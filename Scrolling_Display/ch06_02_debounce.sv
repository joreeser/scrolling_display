==> flow/design.v <==
module debounce
   (
    input  logic clk, reset,
    input  logic sw,
    output logic db_level, db_tick
   );
   localparam N=22;
   typedef enum {zero, wait0, one, wait1} state_type;
   state_type state_reg, state_next;
   logic [N-1:0] q_reg, q_next;
    always_ff @(posedge clk, posedge reset)
       if (reset) 
          begin
             state_reg <= zero;
             q_reg <= 0;
          end
       else
          begin
             state_reg <= state_next;
             q_reg <= q_next;
          end
   always_comb
   begin
      state_next = state_reg;    
      q_next = q_reg;            
      db_tick = 1'b0;            
      db_level = 1'b0;           
      case (state_reg)
         zero: begin
            if (sw) begin
               state_next = wait1;
               q_next = {N{1'b1}};  
            end
         end
         wait1: begin
            if (sw) begin
               q_next = q_reg - 1;
               if (q_next==0) begin
                  state_next = one;
                  db_tick = 1'b1;
               end
            end
            else  
               state_next = zero;
         end         
         one: begin
            db_level = 1'b1;
            if (~sw) begin
               state_next = wait0;
               q_next = {N{1'b1}};  
            end
         end
         wait0: begin
            db_level = 1'b1;
            if (~sw) begin
               q_next = q_reg - 1;
               if (q_next==0)
                  state_next = zero;
            end
            else  
               state_next = one;
         end
         default: state_next = zero;
      endcase
   end
endmodule
# From RTL to reports: debounce
# Tool output for the design above, in the order of the flow.
# Lines are those of the file above, counted from 1.
# Operators carry their Yosys type and port widths (W data, S select, Z words).
# Cell names lack the library's common part.
design:
  design: "debounce"
  clk_port: "clk"
  cell_library: "sky130hd"
  corner: "tt_025C_1v80"

# Word-level counts
# Yosys after proc, flatten, opt, wreduce and memory -nomap, before mapping. Memory bits, and registers merged into a memory's read port (data or address), are not among the register bits. Print and check cells are not counted. Equal cells are merged and count once.
bits:
  inputBits: 3
  word_cells: 34
  regBits: 54
classes:
  reduce_and_logical: 6
  muxes: 16
  addsub: 1
  equal: 9
op_table:
  columns: ["op", "count"]
  rows:
  - ["$mux W32", 6]
  - ["$pmux W32 S4", 1]
  - ["$pmux W22 S4", 1]
  - ["$mux W22", 4]
  - ["$eq A32 B2 Y1 const B", 2]
  - ["$eq A32 B1 Y1 const B", 1]
  - ["$logic_not A32 Y1", 1]
  - ["$sub A22 B1 Y22 const B", 1]
  - ["$logic_not A22 Y1", 1]
  - ["$ne A2 B2 Y1 const B", 4]
  - ["$ne A3 B3 Y1 const B", 2]
  - ["$reduce_and A5 Y1", 1]
  - ["$reduce_and A4 Y1", 1]
  - ["$reduce_bool A4 Y1", 1]
  - ["$mux W1", 4]
  - ["$reduce_or A2 Y1", 1]

# Logic depth
# Depth = most cells in a row (Yosys ltp): at word level without a register or memory, in the mapped netlist without a sequential cell, where the memories' decode and read muxes count.
depth:
  word_depth: 5
  abc_area: 0
  mapped_depth: 9

# Synthesis result
# Yosys stat after the flow's synthesis: flattened, memories mapped to cells. It holds for the ABC_AREA given above (unset counts as 0); a run with the other value may have another netlist.
mapped:
  seqArea_um2: 651.9
  yosys_area_um2: 1815.5
  ffs: 26
  buf_cells: 13
  mapped_cells: 220
by_type:
  columns: ["cell", "count", "type_area_um2"]
  rows:
  - ["dfrtp_1", 25, 625.6]
  - ["nor2_1", 28, 105.101]
  - ["a21oi_1", 20, 100.096]
  - ["a31oi_1", 10, 62.56]
  - ["o21ai_0", 11, 55.053]
  - ["nor3_1", 9, 45.043]
  - ["nor2b_1", 7, 43.792]
  - ["nand2_1", 11, 41.29]
  - ["nand3_1", 8, 40.038]
  - ["nor4_1", 6, 37.536]
  - ["xnor2_1", 4, 35.034]
  - ["nand4_1", 5, 31.28]
  - ["or3_1", 5, 31.28]
  - ["clkbuf_1", 8, 30.029]
  - ["inv_1", 8, 30.029]
  - ["dfstp_2", 1, 26.275]
  - ["ha_1", 2, 25.024]
  - ["mux2_2", 2, 22.522]
# Not listed: further types 34, cells in them 50.

# Path before layout
# Path of least setup slack by OpenSTA after synthesis, without wires, with an ideal clock, recovery checks aside; 20% of the period is set as input and as output delay. Where synthesis merged equal registers, the netlist keeps one of their names.
synth_path:
  kind: "reg-to-output"
  from: "register q_reg[6]"
  to: "output port db_tick"
  slack_ns: 0.087
  arrival_time_ns: 2.305
  launch_ns: 0.000
  clock_period_ns: 2.99
  path_buffers: 1
  driving_pins: 8
  path_delay_ns: 2.305
  synth_period_reached_ns: 2.903
# "path_delay_ns" is the arrival time less input delay plus setup time.
# At an output port there is no setup time.
# "driving_pins" counts driving pins, that of a launching flip-flop among them; a cell with two outputs on the path counts twice.
# "synth_period_reached_ns" is the clock period less the worst setup slack; recovery checks do not enter. This is arithmetic on one report: input and output delays are still those of the set period (20% each).
# The rows between start and end are the longest chain of elaborated cells between them; the timing report does not say that the signal goes this way. Where chains are equally long, one stands for them.
# A line is the first line of the expression or statement that the cell stems from. Yosys adds cells for indexed reads and writes and turns some case tables into memories.
synth_via:
  cell_sequence: "dfrtp_1 > or4_4 > or4_1 > buf_2 > or3_1 > nand4_1 > nor2_1 > and4_1"
  elab_chain_cells: 5
synth_lines:
  columns: ["item", "line", "text"]
  rows:
  - ["start: declaration", 10, "logic [N-1:0] q_reg, q_next;"]
  - ["start: assignment", 15, "q_reg <= 0;"]
  - ["start: assignment", 20, "q_reg <= q_next;"]
  - ["$sub A22 B1 Y22", 37, "q_next = q_reg - 1;"]
  - ["$logic_not A22 Y1", 38, "if (q_next==0) begin"]
  - ["$mux W1", 38, null]
  - ["$mux W1", 36, "if (sw) begin"]
  - ["$mux W1", 28, "case (state_reg)"]
  - ["end: declaration", 5, "output logic db_level, db_tick"]

# Path in the finished layout
# Path of least setup slack in the final report of entry A (OpenROAD, finished layout, wires in). Where an end is a register, its clock arrival counts in the times.
layout_path:
  kind: "reg-to-output"
  from: "register q_reg[5]"
  to: "output port db_tick"
  driving_pins: 8
  clock_period_ns: 3.42
  launch_ns: 0.27
  slack_ns: -0.10
  path_buffers: 1
  arrival_time_ns: 2.83
# The rows between start and end are the longest chain of elaborated cells between them; the timing report does not say that the signal goes this way. Where chains are equally long, one stands for them.
layout_via:
  cell_sequence: "dfrtp_2 > or4_4 > or4_4 > or3_1 > nand4_1 > nor2_1 > and4_1 > dlygate4sd2_1"
  elab_chain_cells: 5
layout_lines:
  columns: ["item", "line", "text"]
  rows:
  - ["start: declaration", 10, "logic [N-1:0] q_reg, q_next;"]
  - ["start: assignment", 15, "q_reg <= 0;"]
  - ["start: assignment", 20, "q_reg <= q_next;"]
  - ["$sub A22 B1 Y22", 37, "q_next = q_reg - 1;"]
  - ["$logic_not A22 Y1", 38, "if (q_next==0) begin"]
  - ["$mux W1", 38, null]
  - ["$mux W1", 36, "if (sw) begin"]
  - ["$mux W1", 28, "case (state_reg)"]
  - ["end: declaration", 5, "output logic db_level, db_tick"]

Ticket comment

debounce through Yosys and OpenROAD on sky130hd: 2 stored runs, unordered, with their settings and measured results. The constraints put input and output delay at 20% of the set period each and load the outputs with 0.01 pF.
"clock_period_reached_ns": clock period set for the run, less the worst setup slack. It is reckoned from that one timing run; input and output delays stay at 20% of the period that was set.
By "worstPathTime_ns" is meant the share of the clock period that the worst setup path is allowed (20% is reserved at inputs, 20% at outputs), minus its slack. Clock arrival times at its registers enter into it.
By "fin_power_w" is meant OpenSTA's value without simulated activity: inputs other than the clock are taken to toggle once in ten clock periods, and the tool carries that through the logic.

--- entry A ---
==> flow/run.sh <==
#!/bin/bash
# the make line also repeats the synthesis and layout settings of config.mk as NAME=value (left out here)
make -C /OpenROAD-flow-scripts/flow DESIGN_CONFIG=/design/flow/config.mk WORK_HOME=/design/flow/orfs CLKGATE_MAP_FILE= finish
==> flow/config.mk <==
export PLATFORM = sky130hd
export DESIGN_NAME = debounce
export DESIGN_NICKNAME = debounce
export VERILOG_FILES = /design/flow/design.v
export SDC_FILE = /design/flow/constraint.sdc
export NUM_CORES = 4
export LEC_CHECK = 0
export CAP_MARGIN = 20
export CELL_PAD_IN_SITES_DETAIL_PLACEMENT = 0
export CELL_PAD_IN_SITES_GLOBAL_PLACEMENT = 0
export CORE_MARGIN = 2
export CORE_UTILIZATION = 39
export CTS_CLUSTER_DIAMETER = 154
export GPL_ROUTABILITY_DRIVEN = 0
export GPL_TIMING_DRIVEN = 0
export MAX_ROUTING_LAYER = met4
export PLACE_DENSITY_LB_ADDON = 0.06
export SETUP_SLACK_MARGIN = -0.24
export SLEW_MARGIN = 5
==> flow/constraint.sdc <==
create_clock -name core_clock -period 3.42 [get_ports {clk}]
set_input_delay 0.6840 -clock core_clock [delete_from_list [all_inputs] [get_ports {clk}]]
set_output_delay 0.6840 -clock core_clock [all_outputs]
set_load 0.01 [all_outputs]

==> results, as YAML <==
results:
  die_area_um2: 5217.2
  fin_power_w: 0.0006484
  layout_stdcell_area_um2: 2082.0
  final_setup_tns_ns: -0.096
  hold_worst_slack_ns: 0.528
  ys_area_um2: 1815.5
  worstPathTime_ns: 2.83
  worst_path_kind: "reg-to-output"
  finalUtil_frac: 0.472
  clock_period_reached_ns: 3.516
  worst_setup_slack_ns: -0.096

--- entry B ---
==> flow/run.sh <==
#!/bin/bash
# the make line also repeats the synthesis and layout settings of config.mk as NAME=value (left out here)
make -C /OpenROAD-flow-scripts/flow DESIGN_CONFIG=/design/flow/config.mk WORK_HOME=/design/flow/orfs CLKGATE_MAP_FILE= finish
==> flow/config.mk <==
export PLATFORM = sky130hd
export DESIGN_NAME = debounce
export DESIGN_NICKNAME = debounce
export VERILOG_FILES = /design/flow/design.v
export SDC_FILE = /design/flow/constraint.sdc
export NUM_CORES = 4
export LEC_CHECK = 0
export ABC_AREA = 1
export CAP_MARGIN = 20
export CELL_PAD_IN_SITES_DETAIL_PLACEMENT = 0
export CELL_PAD_IN_SITES_GLOBAL_PLACEMENT = 2
export CORE_ASPECT_RATIO = 1.63
export CORE_MARGIN = 2
export CORE_UTILIZATION = 37
export CTS_CLUSTER_SIZE = 89
export GPL_TIMING_DRIVEN = 1
export HOLD_SLACK_MARGIN = 0.14
export PLACE_DENSITY = 0.64
export SETUP_SLACK_MARGIN = 0.81
export SLEW_MARGIN = 20
==> flow/constraint.sdc <==
create_clock -name core_clock -period 2.99 [get_ports {clk}]
set_input_delay 0.5980 -clock core_clock [delete_from_list [all_inputs] [get_ports {clk}]]
set_output_delay 0.5980 -clock core_clock [all_outputs]
set_load 0.01 [all_outputs]

==> results, as YAML <==
results:
  die_area_um2: 5742.9
  fin_power_w: 0.0008903
  layout_stdcell_area_um2: 2406.1
  final_setup_tns_ns: 0.000
  hold_worst_slack_ns: 0.493
  ys_area_um2: 1900.6
  worstPathTime_ns: 2.15
  worst_path_kind: "reg-to-output"
  finalUtil_frac: 0.482
  clock_period_reached_ns: 2.745
  worst_setup_slack_ns: 0.245
