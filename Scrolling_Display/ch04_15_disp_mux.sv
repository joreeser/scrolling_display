==> flow/design.v <==
module disp_mux
   (
    input  logic clk, reset,
    input  logic [7:0] in7, in6, in5, in4, in3, in2, in1, in0,
    output logic [7:0] an,    
    output logic [7:0] sseg   
   );
   localparam N = 18;
   logic [N-1:0] q_reg;
   logic [N-1:0] q_next;
   always_ff @(posedge clk,  posedge reset)
      if (reset)
         q_reg <= 0;
      else
         q_reg <= q_next;
   assign q_next = q_reg + 1;
   always_comb
      case (q_reg[N-1:N-3])
         3'b000:
            begin
               an = 8'b11111110;
               sseg = in0;
            end
         3'b001:
            begin
               an =  8'b11111101;
               sseg = in1;
            end
         3'b010:
            begin
               an =  8'b11111011;
               sseg = in2;
            end
         3'b011:
            begin
                an = 8'b11110111;
                sseg = in3;
            end
         3'b100:
            begin
                an = 8'b11101111;
                sseg = in4;
            end
         3'b101:
            begin
                an = 8'b11011111;
                sseg = in5;
            end
         3'b110:
            begin
                an = 8'b10111111;
                sseg = in6;
            end
         default:
            begin
               an =  8'b01111111;
               sseg = in7;
            end
       endcase
endmodule
# [Reports on disp_mux]
# What the tools print for disp_mux, step after step.
# Lines are those of the file above, counted from 1.
# A cell with - has no value.
[inputs] top_module="disp_mux" clk_port="clk" lib="sky130hd" corner="tt_025C_1v80"

# [Word level]
# Counts by Yosys on the flattened word-level netlist (proc, flatten, opt, wreduce; memories kept). Register bits leave out memories and registers merged into their read ports (data or address); mux counts leave out enables and synchronous resets folded into registers. Print and check cells are left out. Cells with the same type and inputs are merged into one.
[classes] addsub=1 equal=6 mux=2 reduce_and_logical=1
[op_table] operator="parallel mux 8 bit (select 7 bit)" n=2
[op_table] operator="adder 18 x 1 -> 18 bit with constant B" n=1
[op_table] operator="== test 3 bit with constant B" n=3
[op_table] operator="== test 3 x 2 -> 1 bit with constant B" n=2
[op_table] operator="== test 3 x 1 -> 1 bit with constant B" n=1
[op_table] operator="logical NOT 3 bit" n=1
[word_totals] register_bits=18 inputBits=66 elab_cells=11

# [Depth]
# Longest topological path by Yosys (ltp), each cell counted once; first at word level (registers and memories cut), then after technology mapping (sequential cells cut; the memories' decode and read muxes count).
[logic_depth] word_depth=2 abc_area=0 ltp_mapped=7 depth_no_buf=4

# [Netlist]
# Yosys stat after the flow's synthesis: flattened, memories mapped to cells. It holds for the ABC_AREA given above (unset counts as 0); a run with the other value may have another netlist.
[by_type] cell_type="sky130_fd_sc_hd__dfrtp_1" n=18 type_area_um2=450.432
[by_type] cell_type="sky130_fd_sc_hd__xnor2_1" n=13 type_area_um2=113.859
[by_type] cell_type="sky130_fd_sc_hd__mux2i_1" n=8 type_area_um2=80.077
[by_type] cell_type="sky130_fd_sc_hd__nand2_1" n=17 type_area_um2=63.811
[by_type] cell_type="sky130_fd_sc_hd__buf_6" n=5 type_area_um2=56.304
[by_type] cell_type="sky130_fd_sc_hd__nand3_1" n=10 type_area_um2=50.048
[by_type] cell_type="sky130_fd_sc_hd__nor2_1" n=9 type_area_um2=33.782
[by_type] cell_type="sky130_fd_sc_hd__o21ai_0" n=6 type_area_um2=30.029
[by_type] cell_type="sky130_fd_sc_hd__o32a_1" n=3 type_area_um2=30.029
[by_type] cell_type="sky130_fd_sc_hd__o22a_1" n=3 type_area_um2=26.275
[by_type] cell_type="sky130_fd_sc_hd__xor2_1" n=3 type_area_um2=26.275
[by_type] cell_type="sky130_fd_sc_hd__and3_1" n=4 type_area_um2=25.024
[by_type] cell_type="sky130_fd_sc_hd__buf_4" n=3 type_area_um2=22.522
[by_type] cell_type="sky130_fd_sc_hd__mux2_2" n=2 type_area_um2=22.522
[by_type] cell_type="sky130_fd_sc_hd__mux4_2" n=1 type_area_um2=22.522
[by_type] cell_type="sky130_fd_sc_hd__a221oi_1" n=2 type_area_um2=17.517
[by_type] cell_type="sky130_fd_sc_hd__and4_1" n=2 type_area_um2=17.517
[by_type] cell_type="sky130_fd_sc_hd__a21boi_1" n=2 type_area_um2=15.014
# Other cell types: 29; their cells: 46.
[synth_totals] stdcells=157 synth_area_um2=1398.8 sequential_area_um2=450.4 ffs=18

# [Timing after synthesis]
# Source: OpenSTA report_checks on the synthesized netlist (no wires, ideal clock, input and output delay 20% of the period each), path of least setup slack; recovery checks are left aside. Register names are those of the netlist, which keeps one name where synthesis merged equal registers.
[synth_timing] path_kind="register to output" from="register q_reg[16]" to="output port sseg[1]" period_ns=2.08 out_delay_ns=0.416 launch_ns=0.000 t_arrival_ns=1.279 required_time_ns=1.664 slack_ns=0.385 path_delay_ns=1.279 path_stages=7 path_buffers=2 period_less_setup_slack_ns=1.695
# "path_delay_ns" is the arrival time less input delay plus setup time.
# A path that ends at an output port has no setup time.
# "path_stages": output pins that drive a net of the path, with the launching flip-flop's if there is one; two outputs of one cell count as two.
# "period_less_setup_slack_ns" = period - worst setup slack (recovery checks aside). The figure is calculated, with input and output delays left at 20% of the set period.
# The rows between start and end are the longest chain of elaborated cells between them; the timing report does not say that the signal goes this way. Where chains are equally long, one stands for them.
# A line is the first line of the expression or statement that the cell stems from. Yosys adds cells for indexed reads and writes and turns some case tables into memories.
[synth_via] cell_sequence="sky130_fd_sc_hd__dfrtp_1 > sky130_fd_sc_hd__buf_6 > sky130_fd_sc_hd__and2_0 > sky130_fd_sc_hd__buf_2 > sky130_fd_sc_hd__nand2_2 > sky130_fd_sc_hd__nor2_1 > sky130_fd_sc_hd__a211oi_1" elab_chain_cells=2 cells_between=8 lines_between=1
[synth_rtl] element="start, declared" line=9 text="logic [N-1:0] q_reg;"
[synth_rtl] element="start, assigned" line=13 text="q_reg <= 0;"
[synth_rtl] element="start, assigned" line=15 text="q_reg <= q_next;"
[synth_rtl] element="== test 3 bit" line=18 text="case (q_reg[N-1:N-3])"
[synth_rtl] element="parallel mux 8 bit (select 7 bit)" line=18
[synth_rtl] element="end, declared" line=6 text="output logic [7:0] sseg"

# [Timing after layout]
# Path of least setup slack in the final report of run 1 (OpenROAD, finished layout, wires in). Where an end is a register, its clock arrival counts in the times.
[layout_timing] path_kind="register to output" from="register q_reg[16]" to="output port sseg[3]" period_ns=1.75 out_delay_ns=0.35 launch_ns=0.29 t_arrival_ns=1.79 required_time_ns=1.40 slack_ns=-0.39 path_stages=8 path_buffers=3
# The rows between start and end are the longest chain of elaborated cells between them; the timing report does not say that the signal goes this way. Where chains are equally long, one stands for them.
[layout_via] cell_sequence="sky130_fd_sc_hd__dfrtp_2 > sky130_fd_sc_hd__buf_12 > sky130_fd_sc_hd__buf_16 > sky130_fd_sc_hd__o21ai_2 > sky130_fd_sc_hd__nand2_1 > sky130_fd_sc_hd__a22o_1 > sky130_fd_sc_hd__o22a_1 > sky130_fd_sc_hd__buf_2" elab_chain_cells=2 cells_between=8 lines_between=1
[layout_rtl] element="start, declared" line=9 text="logic [N-1:0] q_reg;"
[layout_rtl] element="start, assigned" line=13 text="q_reg <= 0;"
[layout_rtl] element="start, assigned" line=15 text="q_reg <= q_next;"
[layout_rtl] element="== test 3 bit" line=18 text="case (q_reg[N-1:N-3])"
[layout_rtl] element="parallel mux 8 bit (select 7 bit)" line=18
[layout_rtl] element="end, declared" line=6 text="output logic [7:0] sseg"

Memo
Re: implementation data of disp_mux

Measured results for disp_mux: 2 stored runs of the Yosys and OpenROAD flow on sky130hd. The settings differ; the order carries no meaning. The constraints put input and output delay at 20% of the set period each and load the outputs with 0.01 pF.
"achievedPeriod_ns": clock period set for the run, less the worst setup slack. It is reckoned from that one timing run; input and output delays stay at 20% of the period that was set.
"worst_path_allowed_less_slack_ns": the worst setup path's part of the clock period (all of it between registers, 20% less for each end at a port) less its slack. A launch clock that arrives late makes it longer, a capture clock that arrives late makes it shorter.
"total_power_uw" rests on the timing tool's default activity at the inputs, not on a simulated workload.

[flow] run 1: files
==> flow/run.sh <==
#!/bin/bash
# the make line also repeats the synthesis and layout settings of config.mk as NAME=value (left out here)
make -C /OpenROAD-flow-scripts/flow DESIGN_CONFIG=/design/flow/config.mk WORK_HOME=/design/flow/orfs CLKGATE_MAP_FILE= finish
==> flow/config.mk <==
export PLATFORM = sky130hd
export DESIGN_NAME = disp_mux
export DESIGN_NICKNAME = disp_mux
export VERILOG_FILES = /design/flow/design.v
export SDC_FILE = /design/flow/constraint.sdc
export NUM_CORES = 4
export LEC_CHECK = 0
export CAP_MARGIN = 20
export CORE_MARGIN = 2
export CORE_UTILIZATION = 40
export SETUP_SLACK_MARGIN = 0.27
export SLEW_MARGIN = 20
==> flow/constraint.sdc <==
create_clock -name core_clock -period 1.75 [get_ports {clk}]
set_input_delay 0.3500 -clock core_clock [delete_from_list [all_inputs] [get_ports {clk}]]
set_output_delay 0.3500 -clock core_clock [all_outputs]
set_load 0.01 [all_outputs]

[flow] run 1: metrics
[metrics] post_synth_area_um2 = 1398.8
[metrics] dieArea_um2 = 3986.0
[metrics] cell_area_final_um2 = 2787.7
[metrics] finalUtil_pct = 83.5
[metrics] timing.setup.ws_ns = -0.386
[metrics] tns_setup_ns = -3.349
[metrics] total_power_uw = 889.3
[metrics] achievedPeriod_ns = 2.136
[metrics] worst_path_allowed_less_slack_ns = 1.79
[metrics] path_kind = register to output

[flow] run 2: files
==> flow/run.sh <==
#!/bin/bash
# the make line also repeats the synthesis and layout settings of config.mk as NAME=value (left out here)
make -C /OpenROAD-flow-scripts/flow DESIGN_CONFIG=/design/flow/config.mk WORK_HOME=/design/flow/orfs CLKGATE_MAP_FILE= finish
==> flow/config.mk <==
export PLATFORM = sky130hd
export DESIGN_NAME = disp_mux
export DESIGN_NICKNAME = disp_mux
export VERILOG_FILES = /design/flow/design.v
export SDC_FILE = /design/flow/constraint.sdc
export NUM_CORES = 4
export LEC_CHECK = 0
export ABC_AREA = 0
export CAP_MARGIN = 20
export CELL_PAD_IN_SITES_DETAIL_PLACEMENT = 2
export CELL_PAD_IN_SITES_GLOBAL_PLACEMENT = 2
export CORE_MARGIN = 2
export CORE_UTILIZATION = 51
export CTS_CLUSTER_DIAMETER = 381
export GPL_TIMING_DRIVEN = 0
export PLACE_DENSITY_LB_ADDON = 0.2
export SLEW_MARGIN = 20
export TNS_END_PERCENT = 40
==> flow/constraint.sdc <==
create_clock -name core_clock -period 2.64 [get_ports {clk}]
set_input_delay 0.5280 -clock core_clock [delete_from_list [all_inputs] [get_ports {clk}]]
set_output_delay 0.5280 -clock core_clock [all_outputs]
set_load 0.01 [all_outputs]

[flow] run 2: stopped before the end: placement reported FLW-0024
